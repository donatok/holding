==> flow/design.v <==
module mm_reg #(
  parameter DATA_WIDTH = 32,
  parameter ADDR = 32'h90000000
) (
  input clock,
  input reset,
  input we,
  input [DATA_WIDTH-1:0] data,
  input [DATA_WIDTH-1:0] addr,
  output reg [DATA_WIDTH-1:0] r
);
always@(posedge clock) begin
  if (reset) begin
    r <= {DATA_WIDTH{1'b0}};
  end else if(we) begin
    r <= (addr == ADDR) ? data : r;
  end else begin
    r <= r;
  end
end  
endmodule
# --- From RTL to reports: mm_reg ---
# What the tools print for mm_reg, step after step.
# Lines are those of the file above, counted from 1.
# Operators carry their Yosys type and port widths (W data, S select, Z words).
# Library cell names are shortened.
inputs:
  top_module: "mm_reg"
  clk_port: "clock"
  cell_library: "sky130hd"
  corner: "tt_025C_1v80"

# --- Word-level counts ---
# Counts by Yosys on the flattened word-level netlist (proc, flatten, opt, wreduce; memories kept). Register bits leave out memories and registers merged into their read ports (data or address); mux counts leave out enables and synchronous resets folded into registers. Print and check cells are left out. Cells with the same type and inputs are merged into one.
classes:
  bitwise: 0
  n_reduce_logical: 1
  n_mul: 0
  compare: 0
  n_mux: 0
  div_mod_pow: 0
  equal: 1
  shift: 0
  addsub: 0
ops:
  columns: ["cell", "n"]
  rows:
  - ["$eq A32 B32 Y1 const B", 1]
  - ["$reduce_and A2 Y1", 1]
word_totals:
  ram_bits: 0
  clocked_rd_ports_x_width: 0
  romBits: 0
  latch_bits: 0
  inputBits: 67
  mem_count: 0
  output_inout_bits: 32
  regBits: 32

# --- Depth ---
# Depth = most cells in a row (Yosys ltp): at word level without a register or memory, in the mapped netlist without a sequential cell, where the memories' decode and read muxes count.
logic_depth:
  ltp_word: 2
  abc_area: 0
  ltp_mapped: 6
  depth_no_buf: 4

# --- Netlist ---
# Yosys stat after the flow's synthesis: flattened, memories mapped to cells. It holds for the ABC_AREA given above (unset counts as 0); a run with the other value may have another netlist.
mapped:
  buffers: 24
  ffs: 32
  area_mm2: 0.001559
  cell_count: 166
by_type:
  columns: ["cell", "n"]
  rows:
  - ["dfxtp_1", 32]
  - ["o31ai_1", 32]
  - ["nand4_1", 33]
  - ["a21oi_1", 32]
  - ["buf_6", 6]
  - ["nor4_4", 2]
  - ["nor4_2", 3]
  - ["buf_2", 7]
  - ["buf_4", 4]
  - ["clkbuf_1", 7]
  - ["and4_1", 2]
  - ["nor4b_2", 1]
  - ["and4bb_2", 1]
  - ["nand4_2", 1]
  - ["or3_1", 1]
  - ["nor3_1", 1]
  - ["nor2_1", 1]

# --- Worst setup path after synthesis ---
# Source: OpenSTA report_checks on the synthesized netlist (no wires, ideal clock, input and output delay 20% of the period each), path of least setup slack; recovery checks are left aside. Register names are those of the netlist, which keeps one name where synthesis merged equal registers.
synth_timing:
  path_kind: "input to register"
  start: "input addr[1]"
  end: "register r[0]"
  n_path_buf: 1
  slack_ps: 133
  setup_ps: 132
  clock_period_ps: 1540
  in_delay_ps: 308
  arrival_ps: 1275
  stages: 5
  path_delay_ps: 1099
  period_less_setup_slack_ps: 1407
# "path_delay_ps" = arrival - input delay + setup time.
# "stages": output pins that drive a net of the path, with the launching flip-flop's if there is one; two outputs of one cell count as two.
# "period_less_setup_slack_ps" is the clock period less the worst setup slack; recovery checks do not enter. This is arithmetic on one report: input and output delays are still those of the set period (20% each).
# The rows between start and end are the longest chain of elaborated cells between them; the timing report does not say that the signal goes this way. Where chains are equally long, one stands for them.
# A line is the first line of the expression or statement that the cell stems from. Yosys adds cells for indexed reads and writes and turns some case tables into memories.
# At most two assigning lines are given for a register; there are more.
synth_via:
  path_cell_list: "nor4_2 > nand4_2 > buf_6 > o31ai_1 > a21oi_1"
  elab_chain_len: 2
  cone_cells: 2
  lines_between: 1
  cone_classes: "1 x eq/ne; 1 x reduce/logical"
synth_lines:
  columns: ["item", "line", "rtl"]
  rows:
  - ["from (decl)", 9, "input [DATA_WIDTH-1:0] addr,"]
  - ["$eq A32 B32 Y1", 16, "r <= (addr == ADDR) ? data : r;"]
  - ["$reduce_and A2 Y1", null, null]
  - ["to (assign)", 16, null]
  - ["to (assign)", 18, "r <= r;"]
  - ["to (decl)", 10, "output reg [DATA_WIDTH-1:0] r"]

# --- Path in the finished layout ---
# From the final timing report of run A: the path of least setup slack in the routed layout; clock arrival at registers is part of the times.
# The report prints the path's times to 10 ps; the period is as set.
layout_timing:
  path_kind: "input to register"
  start: "input addr[9]"
  end: "register r[31]"
  stages: 6
  in_delay_ps: 600
  clock_period_ps: 3000
  arrival_ps: 2270
  slack_ps: 930
  n_path_buf: 2
  setup_ps: 70
# The rows between start and end are the longest chain of elaborated cells between them; the timing report does not say that the signal goes this way. Where chains are equally long, one stands for them.
# At most two assigning lines are given for a register; there are more.
layout_via:
  path_cell_list: "clkdlybuf4s50_1 > nor4_4 > and4_1 > buf_4 > nand4_1 > a21oi_1"
  elab_chain_len: 2
  cone_cells: 2
  lines_between: 1
  cone_classes: "1 x eq/ne; 1 x reduce/logical"
layout_lines:
  columns: ["item", "line", "rtl"]
  rows:
  - ["from (decl)", 9, "input [DATA_WIDTH-1:0] addr,"]
  - ["$eq A32 B32 Y1", 16, "r <= (addr == ADDR) ? data : r;"]
  - ["$reduce_and A2 Y1", null, null]
  - ["to (assign)", 16, null]
  - ["to (assign)", 18, "r <= r;"]
  - ["to (decl)", 10, "output reg [DATA_WIDTH-1:0] r"]

# Stored flow runs of mm_reg (2 of them; Yosys, OpenROAD, sky130hd). They differ in their settings and are not a sequence. Constraints: input delay and output delay 20% of the set period each, output load 0.01 pF.
# "period_reached_ps" is the run's clock period less its worst setup slack. It is reckoned from that one timing run; input and output delays stay at 20% of the period that was set.
# "critical_path_time_ps": the worst setup path's part of the clock period (all of it between registers, 20% less for each end at a port) less its slack. A launch clock that arrives late makes it longer, a capture clock that arrives late makes it shorter.
# "design_power_mw" rests on the timing tool's default activity at the inputs, not on a simulated workload.
# "critical_path_time_ps" is known to 10 ps.
runs:
  - name: "run A"
    settings:
      period_ns: 3.0
      CORE_UTILIZATION: 16
      SETUP_SLACK_MARGIN: 0.58
      PLACE_DENSITY_LB_ADDON: 0.16
      CORE_ASPECT_RATIO: 0.52
      CELL_PAD_IN_SITES_GLOBAL_PLACEMENT: 2
      ABC_AREA: 0
      GPL_TIMING_DRIVEN: 1
      CTS_CLUSTER_DIAMETER: 325
      MIN_ROUTING_LAYER: "met1"
      MAX_ROUTING_LAYER: "met4"
      CAP_MARGIN: 20
      CORE_MARGIN: 2
      SLEW_MARGIN: 20
    results:
      ws_setup_ps: 928
      period_reached_ps: 2072
      die_mm2: 0.0105917
      final_hold_ws_ps: 466
      critical_path_time_ps: 1470
      worst_path_kind: "input to register"
      final_util_pct: 29.7
      cell_area_final_mm2: 0.0027539
      synthesis_area_mm2: 0.001559
      setupTns_ps: 0
      design_power_mw: 1.122
  - name: "run B"
    settings:
      period_ns: 1.21
      CORE_UTILIZATION: 15
      SETUP_SLACK_MARGIN: 0.24
      PLACE_DENSITY_LB_ADDON: 0.01
      CORE_ASPECT_RATIO: 1.64
      CAP_MARGIN: 40
      CORE_MARGIN: 2
      SLEW_MARGIN: 20
    results:
      ws_setup_ps: -193
      period_reached_ps: 1403
      die_mm2: 0.0112495
      final_hold_ws_ps: 491
      critical_path_time_ps: 1160
      worst_path_kind: "input to register"
      final_util_pct: 41.0
      cell_area_final_mm2: 0.0041515
      synthesis_area_mm2: 0.001559
      setupTns_ps: -4332
      design_power_mw: 2.974
