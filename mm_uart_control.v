==> flow/design.v <==
module mm_uart_control #(
    parameter DATA_WIDTH = 32,
    parameter RX_ADDR = 32'h90000010,
    parameter TX_ADDR = 32'h90000020,
    parameter RX_READY_ADDR = 32'h90000014,
    parameter TX_READY_ADDR = 32'h90000024
) (
    input clock_baud_9600,
    input reset,
    input we,
    input [DATA_WIDTH-1:0] addr,
    output [DATA_WIDTH-1:0] data_out,
    input tx_fifo_full,
    input tx_fifo_empty,
    output tx_fifo_wr_rq,
    output tx_fifo_rd_rq,
    input tx_busy,
    output reg tx_start,
    input rx_fifo_full,
    input rx_fifo_empty,
    output rx_fifo_wr_rq,
    output rx_fifo_rd_rq,
    input [7:0] rx_fifo_read_data,
    input rx_valid
);
wire [DATA_WIDTH-1:0] tx_ready;
wire [DATA_WIDTH-1:0] rx_ready;
wire [DATA_WIDTH-1:0] rx_read_data;
assign data_out = (addr == TX_READY_ADDR) ? tx_ready     :
                  (addr == RX_READY_ADDR) ? rx_ready     :
                  (addr == RX_ADDR)       ? rx_read_data :
                  {DATA_WIDTH{1'b0}};
assign tx_ready = { {DATA_WIDTH-1{1'b0}}, ~tx_fifo_full };
assign rx_ready = { {DATA_WIDTH-1{1'b0}}, ~rx_fifo_empty };
assign rx_read_data = { {DATA_WIDTH-8{1'b0}}, rx_fifo_read_data};
assign tx_fifo_wr_rq = we && (addr == TX_ADDR) && ~tx_fifo_full;
assign tx_fifo_rd_rq = tx_start && ~tx_fifo_empty;
assign rx_fifo_wr_rq = rx_valid && ~rx_fifo_full;
assign rx_fifo_rd_rq = ~we && (addr == RX_ADDR) && ~rx_fifo_empty;
always@(posedge clock_baud_9600) begin
    if(reset) begin
        tx_start <= 0;
    end else begin
        tx_start = ~tx_fifo_empty && ~tx_busy && ~tx_start;
    end
end
endmodule
# Step by step through the tools: mm_uart_control

The steps from the RTL of mm_uart_control to its reports follow in flow order.
Line numbers count from 1 in the design file above.
Cell names lack the library's common part.
Not given: --

Top: mm_uart_control
Clock input: clock_baud_9600
Standard-cell library: sky130hd
Timing corner: tt_025C_1v80

# Elaborated design

Source: Yosys, flattened and elaborated, memories not mapped. Widths are those after wreduce; folded enables and synchronous resets count as part of the registers. Registers that Yosys merges into a memory's read port (data or address) are not register bits. Print and check cells do not count. Equal cells are merged and count once.

Register bits: 1
Output and inout bits: 37
Memories: 0
Input port bits: 49
Cells after elaboration: 23
Clocked read ports x word width: 0
Bits in latches: 0
RAM bits: 0
Memory bits (read-only): 0

Mux-type cells: 3
Reduce/logical cells: 8
Add/sub/neg operators: 0
Shift-type cells: 0
Divide/modulo/power cells: 0
Order comparisons: 0
Bitwise operators: 7
Multiply operators: 0
Eq/ne operators: 4

Operators with widths:

| kind                                 | number |
| 32-bit equality test with constant B | 4 |
| 8-bit 2-to-1 mux                     | 3 |
| 1-bit logical AND                    | 8 |
| 1-bit inverter                       | 7 |

# Logic depth

Depth = most cells in a row (Yosys ltp): at word level without a register or memory, in the mapped netlist without a sequential cell, where the memories' decode and read muxes count.

Depth in word-level cells: 4
ABC_AREA: 0
Depth in mapped cells: 4
Depth with buffers taken out: 3

# Synthesis result

Yosys stat after the flow's synthesis: flattened, memories mapped to cells. It holds for the ABC_AREA given above (unset counts as 0); a run with the other value may have another netlist.

Cells by type:

| cell     | number | area in all (um^2) |
| buf_4    | 24     | 180.173 |
| nor4_4   | 6      | 127.622 |
| nor3_1   | 10     | 50.048 |
| nand4_4  | 2      | 42.541 |
| nand2_1  | 9      | 33.782 |
| dfxtp_1  | 1      | 20.019 |
| nor2b_1  | 3      | 18.768 |
| nor3b_1  | 2      | 15.014 |
| a211oi_2 | 1      | 12.512 |
| and3b_1  | 1      | 8.758 |
| nand3b_1 | 1      | 7.507 |
| nor2_1   | 2      | 7.507 |
| nand4_1  | 1      | 6.256 |
| nor4_1   | 1      | 6.256 |
| o21ai_0  | 1      | 5.005 |
| clkbuf_1 | 1      | 3.754 |
| conb_1   | 1      | 3.754 |

Standard cells after synthesis: 67
Flip-flops: 1
Buffers: 25
Sequential area: 20.0 um^2
Mapped area: 549.3 um^2

# Timing after synthesis

OpenSTA on the mapped netlist: ideal clock, no wires. The path of least setup slack (recovery checks aside). Input and output delay are each 20% of the period. Register names are those of the netlist, which keeps one name where synthesis merged equal registers.

Kind: input to output
Start point: in addr[20]
End point: out data_out[1]
External input delay: 302 ps
Path slack: 72 ps
Required time: 1208 ps
Delay of the path: 834 ps
Launch time at the first pin: 302 ps
Clock period: 1510 ps
Buffers on the path: 0
External output delay: 302 ps
Stages on the path: 3
Arrival time: 1136 ps
Period reached after synthesis: 1438 ps

"delay of the path" is the arrival time less input delay plus setup time.
A path that ends at an output port has no setup time.
"stages on the path" counts driving pins, that of a launching flip-flop among them; a cell with two outputs on the path counts twice.
"period reached after synthesis" = period - worst setup slack (recovery checks aside). The figure is calculated, with input and output delays left at 20% of the set period.
The rows between start and end are the longest chain of elaborated cells between them; the timing report does not say that the signal goes this way. Where chains are equally long, one stands for them.
Each line given opens the expression or statement behind the cell; cells for indexed reads and writes are added by Yosys, which also makes memories of some case tables.

Path through: nor4_4 -> nand4_4 -> nor3_1
Cells in the longest elaborated chain: 4
Elaborated cells on any way between the ends: 6
Those cells by class: 3 x eq/ne; 3 x mux

Ends and longest elaborated chain, post-synthesis:

| element              | RTL line | text |
| start, declared      | 11       | `input [DATA_WIDTH-1:0] addr,` |
| 32-bit equality test | 31       | `(addr == RX_ADDR)       ? rx_read_data :` |
| 8-bit 2-to-1 mux     | 31       |  |
| 8-bit 2-to-1 mux     | 30       | `(addr == RX_READY_ADDR) ? rx_ready     :` |
| 8-bit 2-to-1 mux     | 29       | `assign data_out = (addr == TX_READY_ADDR) ? tx_ready     :` |
| end, declared        | 12       | `output [DATA_WIDTH-1:0] data_out,` |

# Timing after layout

From the final timing report of entry B: the path of least setup slack in the routed layout; clock arrival at registers is part of the times.
The path's times are printed in steps of 10 ps; the period is the one set.

Kind: input to output
Start point: in addr[31]
End point: out data_out[0]
Required time: 2020 ps
External output delay: 510 ps
Arrival time: 1980 ps
Launch time at the first pin: 510 ps
Buffers on the path: 4
Stages on the path: 7
External input delay: 510 ps
Path slack: 50 ps
Clock period: 2530 ps

The rows between start and end are the longest chain of elaborated cells between them; the timing report does not say that the signal goes this way. Where chains are equally long, one stands for them.

Path through: clkdlybuf4s50_1 -> and3b_2 -> buf_4 -> nand4_4 -> buf_4 -> a211oi_2 -> buf_2
Cells in the longest elaborated chain: 4
Elaborated cells on any way between the ends: 6
Those cells by class: 3 x eq/ne; 3 x mux

Ends and longest elaborated chain, after layout:

| element              | RTL line | text |
| start, declared      | 11       | `input [DATA_WIDTH-1:0] addr,` |
| 32-bit equality test | 31       | `(addr == RX_ADDR)       ? rx_read_data :` |
| 8-bit 2-to-1 mux     | 31       |  |
| 8-bit 2-to-1 mux     | 30       | `(addr == RX_READY_ADDR) ? rx_ready     :` |
| 8-bit 2-to-1 mux     | 29       | `assign data_out = (addr == TX_READY_ADDR) ? tx_ready     :` |
| end, declared        | 12       | `output [DATA_WIDTH-1:0] data_out,` |

## Implementation results

Design mm_uart_control on sky130hd. What follows are 2 stored runs of the flow, each under its own settings; their order means nothing. The constraints put input and output delay at 20% of the set period each and load the outputs with 0.01 pF.
"achieved period": clock period set for the run, less the worst setup slack. It is reckoned from that one timing run; input and output delays stay at 20% of the period that was set.
"allowed time less slack (worst setup path)" = time allowed to the worst setup path (clock period - input delay - output delay, where it has them) - its slack; a late launch clock adds to it, a late capture clock takes from it.
By "total design power" is meant OpenSTA's value without simulated activity: inputs other than the clock are taken to toggle once in ten clock periods, and the tool carries that through the logic.
"allowed time less slack (worst setup path)" is given in steps of 10 ps.
Settings: -- = not set for that run.
Among the results, -- means that no value is shown for the run.

| setting or result                               | entry A | entry B         |
| period_ns                                       | 1.08    | 2.53            |
| CORE_UTILIZATION                                | 72      | 21              |
| PLACE_DENSITY                                   | 0.47    | --              |
| HOLD_SLACK_MARGIN                               | 0.17    | --              |
| CORE_ASPECT_RATIO                               | 1.44    | --              |
| GPL_ROUTABILITY_DRIVEN                          | 1       | 1               |
| SLEW_MARGIN                                     | 0       | 25              |
| MAX_ROUTING_LAYER                               | met5    | --              |
| CAP_MARGIN                                      | 20      | 20              |
| CORE_MARGIN                                     | 2       | 9               |
| MIN_ROUTING_LAYER                               | --      | met2            |
| synthesis area (um^2)                           | --      | 549.3           |
| area of the die (um^2)                          | --      | 4780.3          |
| post-route utilization (%)                      | --      | 50.4            |
| smallest setup slack (ps)                       | --      | 48              |
| total design power (uW)                         | --      | 146.3           |
| achieved period (ps)                            | --      | 2482            |
| allowed time less slack (worst setup path) (ps) | --      | 1470            |
| type of the worst setup path                    | --      | input to output |

Entry A: did not finish, floorplanning stopped with PDN-0185
