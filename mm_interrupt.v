==> flow/design.v <==
module mm_interrupt #(
  parameter DATA_WIDTH = 32,
  parameter INT_PC_ADDR = 32'h90000030,
  parameter INT_TRIGGER_ADDR = 32'h90000034
) (
  input clock,
  input reset,
  input we,
  input [DATA_WIDTH-1:0] data,
  input [DATA_WIDTH-1:0] addr,
  output reg [DATA_WIDTH-1:0] PC_reg,
  output reg trigger_reg
);
always@(posedge clock) begin
  if (reset) begin
    PC_reg <= {DATA_WIDTH{1'b0}};
  end else if(we) begin
    PC_reg <= (addr == INT_PC_ADDR) ? data : PC_reg;
  end else begin
    PC_reg <= PC_reg;
  end
end  
always@(posedge clock) begin
  if (reset) begin
    trigger_reg <= 1'b0;
  end else if(we) begin
    trigger_reg <= (addr == INT_TRIGGER_ADDR) ? data[0] : trigger_reg;
  end else begin
    trigger_reg <= 1'b0;  
  end
end  
endmodule
# Reports on mm_interrupt
# Tool output for the design above, in the order of the flow.
# Line numbers count from 1 in the design file above.
# Operators: Yosys type, input widths -> output width; for muxes data width and select width s.
# Library cell names are shortened.
setup:
  top: "mm_interrupt"
  clock: "clock"
  cell_library: "sky130hd"
  lib_corner: "tt_025C_1v80"

# Word-level counts
# Counts by Yosys on the flattened word-level netlist (proc, flatten, opt, wreduce; memories kept). Register bits leave out memories and registers merged into their read ports (data or address); mux counts leave out enables and synchronous resets folded into registers. Print and check cells are left out. Cells with the same type and inputs are merged into one.
op_classes:
  n_addsub: 0
  multipliers: 0
  div_mod_pow: 0
  compare: 0
  eq_ne: 2
  shifts: 0
  mux: 0
  logic: 1
  n_reduce_logical: 2
op_table:
  columns: ["op", "n"]
  rows:
  - ["$eq 32x32->1 const B", 2]
  - ["$reduce_and 2->1", 1]
  - ["$reduce_or 2->1", 1]
  - ["$not 1->1", 1]
word_totals:
  ff_bits: 33
  latch_bits: 0
  ramBits: 0
  mem_bits_ro: 0
  clocked_rd_ports_x_width: 0
  memories: 0
  in_bits: 67
  output_inout_bits: 33
  word_cells: 7

# Logic depth
# Longest topological path by Yosys (ltp), each cell counted once; first at word level (registers and memories cut), then after technology mapping (sequential cells cut; the memories' decode and read muxes count).
logic_depth:
  word_depth: 2
  ABC_AREA: 0
  ltp_mapped: 5

# Netlist
# Source: synth_stat.txt of the flow (Yosys; design flattened, memories mapped). It holds for the ABC_AREA given above (unset counts as 0); a run with the other value may have another netlist.
mapped:
  cell_count: 156
  synth_area_um2: 1610.3
  ff_cells: 33
types:
  columns: ["cell", "n"]
  rows:
  - ["dfxtp_1", 33]
  - ["nand2b_1", 64]
  - ["mux2i_1", 33]
  - ["nor4_4", 2]
  - ["buf_6", 3]
  - ["nor4b_2", 2]
  - ["clkbuf_1", 7]
  - ["nand4_2", 1]
  - ["nor4_1", 2]
  - ["nor4_2", 1]
  - ["nor4b_1", 1]
  - ["inv_1", 2]
  - ["nand3b_1", 1]
  - ["nor3b_1", 1]
  - ["nand4_1", 1]
  - ["or2_2", 1]
  - ["nor3_1", 1]

# Timing after synthesis
# Path of least setup slack by OpenSTA after synthesis, without wires, with an ideal clock, recovery checks aside; 20% of the period is set as input and as output delay. Where synthesis merged equal registers, the netlist keeps one of their names.
synth_path:
  kind: "in2reg"
  start: "input port addr[7]"
  end: "register PC_reg[0]"
  clock_period_ns: 1.56
  input_delay_ns: 0.312
  setup_time_ns: 0.072
  t_first_pin_ns: 0.312
  arrival_time_ns: 1.539
  path_slack_ns: -0.051
  path_delay_ns: 1.299
  path_stages: 5
  n_path_buf: 1
  synth_period_reached_ns: 1.611
# "path_delay_ns" = arrival - input delay + setup time.
# "path_stages" counts driving pins, that of a launching flip-flop among them; a cell with two outputs on the path counts twice.
# "synth_period_reached_ns" is the clock period less the worst setup slack; recovery checks do not enter. This is arithmetic on one report: input and output delays are still those of the set period (20% each).
# The rows between start and end are the longest chain of elaborated cells between them; the timing report does not say that the signal goes this way. Where chains are equally long, one stands for them.
# Each line given opens the expression or statement behind the cell; cells for indexed reads and writes are added by Yosys, which also makes memories of some case tables.
# At most two assigning lines are given for a register; there are more.
synth_between:
  cell_sequence: "nor4b_2 > nand4_2 > nor4_4 > buf_6 > mux2i_1"
  elab_chain_cells: 2
  cone_cells: 2
  cone_lines: 1
  classes_between: "eq/ne: 1; reduce/logical: 1"
synth_lines:
  columns: ["item", "line", "source"]
  rows:
  - ["start: declaration", 10, "input [DATA_WIDTH-1:0] addr,"]
  - ["$eq 32x32->1", 18, "PC_reg <= (addr == INT_PC_ADDR) ? data : PC_reg;"]
  - ["$reduce_and 2->1", null, null]
  - ["end: assignment", 18, null]
  - ["end: assignment", 20, "PC_reg <= PC_reg;"]
  - ["end: declaration", 11, "output reg [DATA_WIDTH-1:0] PC_reg,"]

# Path in the finished layout
# From the final timing report of run 1: the path of least setup slack in the routed layout; clock arrival at registers is part of the times.
layout_path:
  kind: "in2reg"
  start: "input port addr[23]"
  end: "register PC_reg[1]"
  clock_period_ns: 1.42
  input_delay_ns: 0.28
  setup_time_ns: 0.09
  t_first_pin_ns: 0.28
  arrival_time_ns: 1.83
  path_slack_ns: -0.20
  path_stages: 7
  n_path_buf: 3
# The rows between start and end are the longest chain of elaborated cells between them; the timing report does not say that the signal goes this way. Where chains are equally long, one stands for them.
# At most two assigning lines are given for a register; there are more.
layout_between:
  cell_sequence: "buf_6 > nor4b_4 > nand4_1 > nor4_4 > buf_6 > buf_12 > mux2i_1"
  elab_chain_cells: 2
  cone_cells: 2
  cone_lines: 1
  classes_between: "eq/ne: 1; reduce/logical: 1"
layout_lines:
  columns: ["item", "line", "source"]
  rows:
  - ["start: declaration", 10, "input [DATA_WIDTH-1:0] addr,"]
  - ["$eq 32x32->1", 18, "PC_reg <= (addr == INT_PC_ADDR) ? data : PC_reg;"]
  - ["$reduce_and 2->1", null, null]
  - ["end: assignment", 18, null]
  - ["end: assignment", 20, "PC_reg <= PC_reg;"]
  - ["end: declaration", 11, "output reg [DATA_WIDTH-1:0] PC_reg,"]

==> runs of mm_interrupt <==
Module mm_interrupt, platform sky130hd: 2 stored runs of the flow (Yosys, OpenROAD) with differing settings, in no particular order. Input and output delays are each 20% of the period that was set; the output load is 0.01 pF.
"achieved_period_ns": clock period set for the run, less the worst setup slack. It is reckoned from that one timing run; input and output delays stay at 20% of the period that was set.
"timing.worst_path_ns": the worst setup path's part of the clock period (all of it between registers, 20% less for each end at a port) less its slack. A launch clock that arrives late makes it longer, a capture clock that arrives late makes it shorter.
"power_total_w": no workload was simulated; the value follows from the tool's default switching activity.

--- run 1 ---
==> flow/run.sh <==
#!/bin/bash
# the make line also repeats the synthesis and layout settings of config.mk as NAME=value (left out here)
make -C /OpenROAD-flow-scripts/flow DESIGN_CONFIG=/design/flow/config.mk WORK_HOME=/design/flow/orfs CLKGATE_MAP_FILE= finish
==> flow/config.mk <==
export PLATFORM = sky130hd
export DESIGN_NAME = mm_interrupt
export DESIGN_NICKNAME = mm_interrupt
export VERILOG_FILES = /design/flow/design.v
export SDC_FILE = /design/flow/constraint.sdc
export NUM_CORES = 4
export LEC_CHECK = 0
export ABC_AREA = 0
export CAP_MARGIN = 20
export CORE_ASPECT_RATIO = 1.44
export CORE_MARGIN = 7
export CORE_UTILIZATION = 49
export MIN_ROUTING_LAYER = met2
export PLACE_DENSITY_LB_ADDON = 0.03
export SETUP_SLACK_MARGIN = 0.1
export SLEW_MARGIN = 15
export TNS_END_PERCENT = 20
==> flow/constraint.sdc <==
create_clock -name core_clock -period 1.42 [get_ports {clock}]
set_input_delay 0.2840 -clock core_clock [delete_from_list [all_inputs] [get_ports {clock}]]
set_output_delay 0.2840 -clock core_clock [all_outputs]
set_load 0.01 [all_outputs]

==> results, as YAML <==
results:
  final_setup_ws_ns: -0.200
  final_cell_area_um2: 2832.7
  finish.utilization_frac: 0.916
  timing.worst_path_ns: 1.34
  worstPathKind: "in2reg"
  post_synth_area_um2: 1610.3
  power_total_w: 0.001971
  total_die_area_um2: 5113.9
  achieved_period_ns: 1.620
  timing.setup.tns_ns: -3.755
  fin_hold_ws_ns: 0.504

--- run 2 ---
==> flow/run.sh <==
#!/bin/bash
# the make line also repeats the synthesis and layout settings of config.mk as NAME=value (left out here)
make -C /OpenROAD-flow-scripts/flow DESIGN_CONFIG=/design/flow/config.mk WORK_HOME=/design/flow/orfs CLKGATE_MAP_FILE= finish
==> flow/config.mk <==
export PLATFORM = sky130hd
export DESIGN_NAME = mm_interrupt
export DESIGN_NICKNAME = mm_interrupt
export VERILOG_FILES = /design/flow/design.v
export SDC_FILE = /design/flow/constraint.sdc
export NUM_CORES = 4
export LEC_CHECK = 0
export CAP_MARGIN = 5
export CELL_PAD_IN_SITES_DETAIL_PLACEMENT = 2
export CORE_ASPECT_RATIO = 0.91
export CORE_MARGIN = 5
export CORE_UTILIZATION = 61
export HOLD_SLACK_MARGIN = -0.01
export PLACE_DENSITY_LB_ADDON = 0.29
export SETUP_SLACK_MARGIN = 0.11
export SLEW_MARGIN = 40
==> flow/constraint.sdc <==
create_clock -name core_clock -period 1.09 [get_ports {clock}]
set_input_delay 0.2180 -clock core_clock [delete_from_list [all_inputs] [get_ports {clock}]]
set_output_delay 0.2180 -clock core_clock [all_outputs]
set_load 0.01 [all_outputs]

==> results, as YAML <==
outcome: "did not finish, placement stopped with FLW-0024"
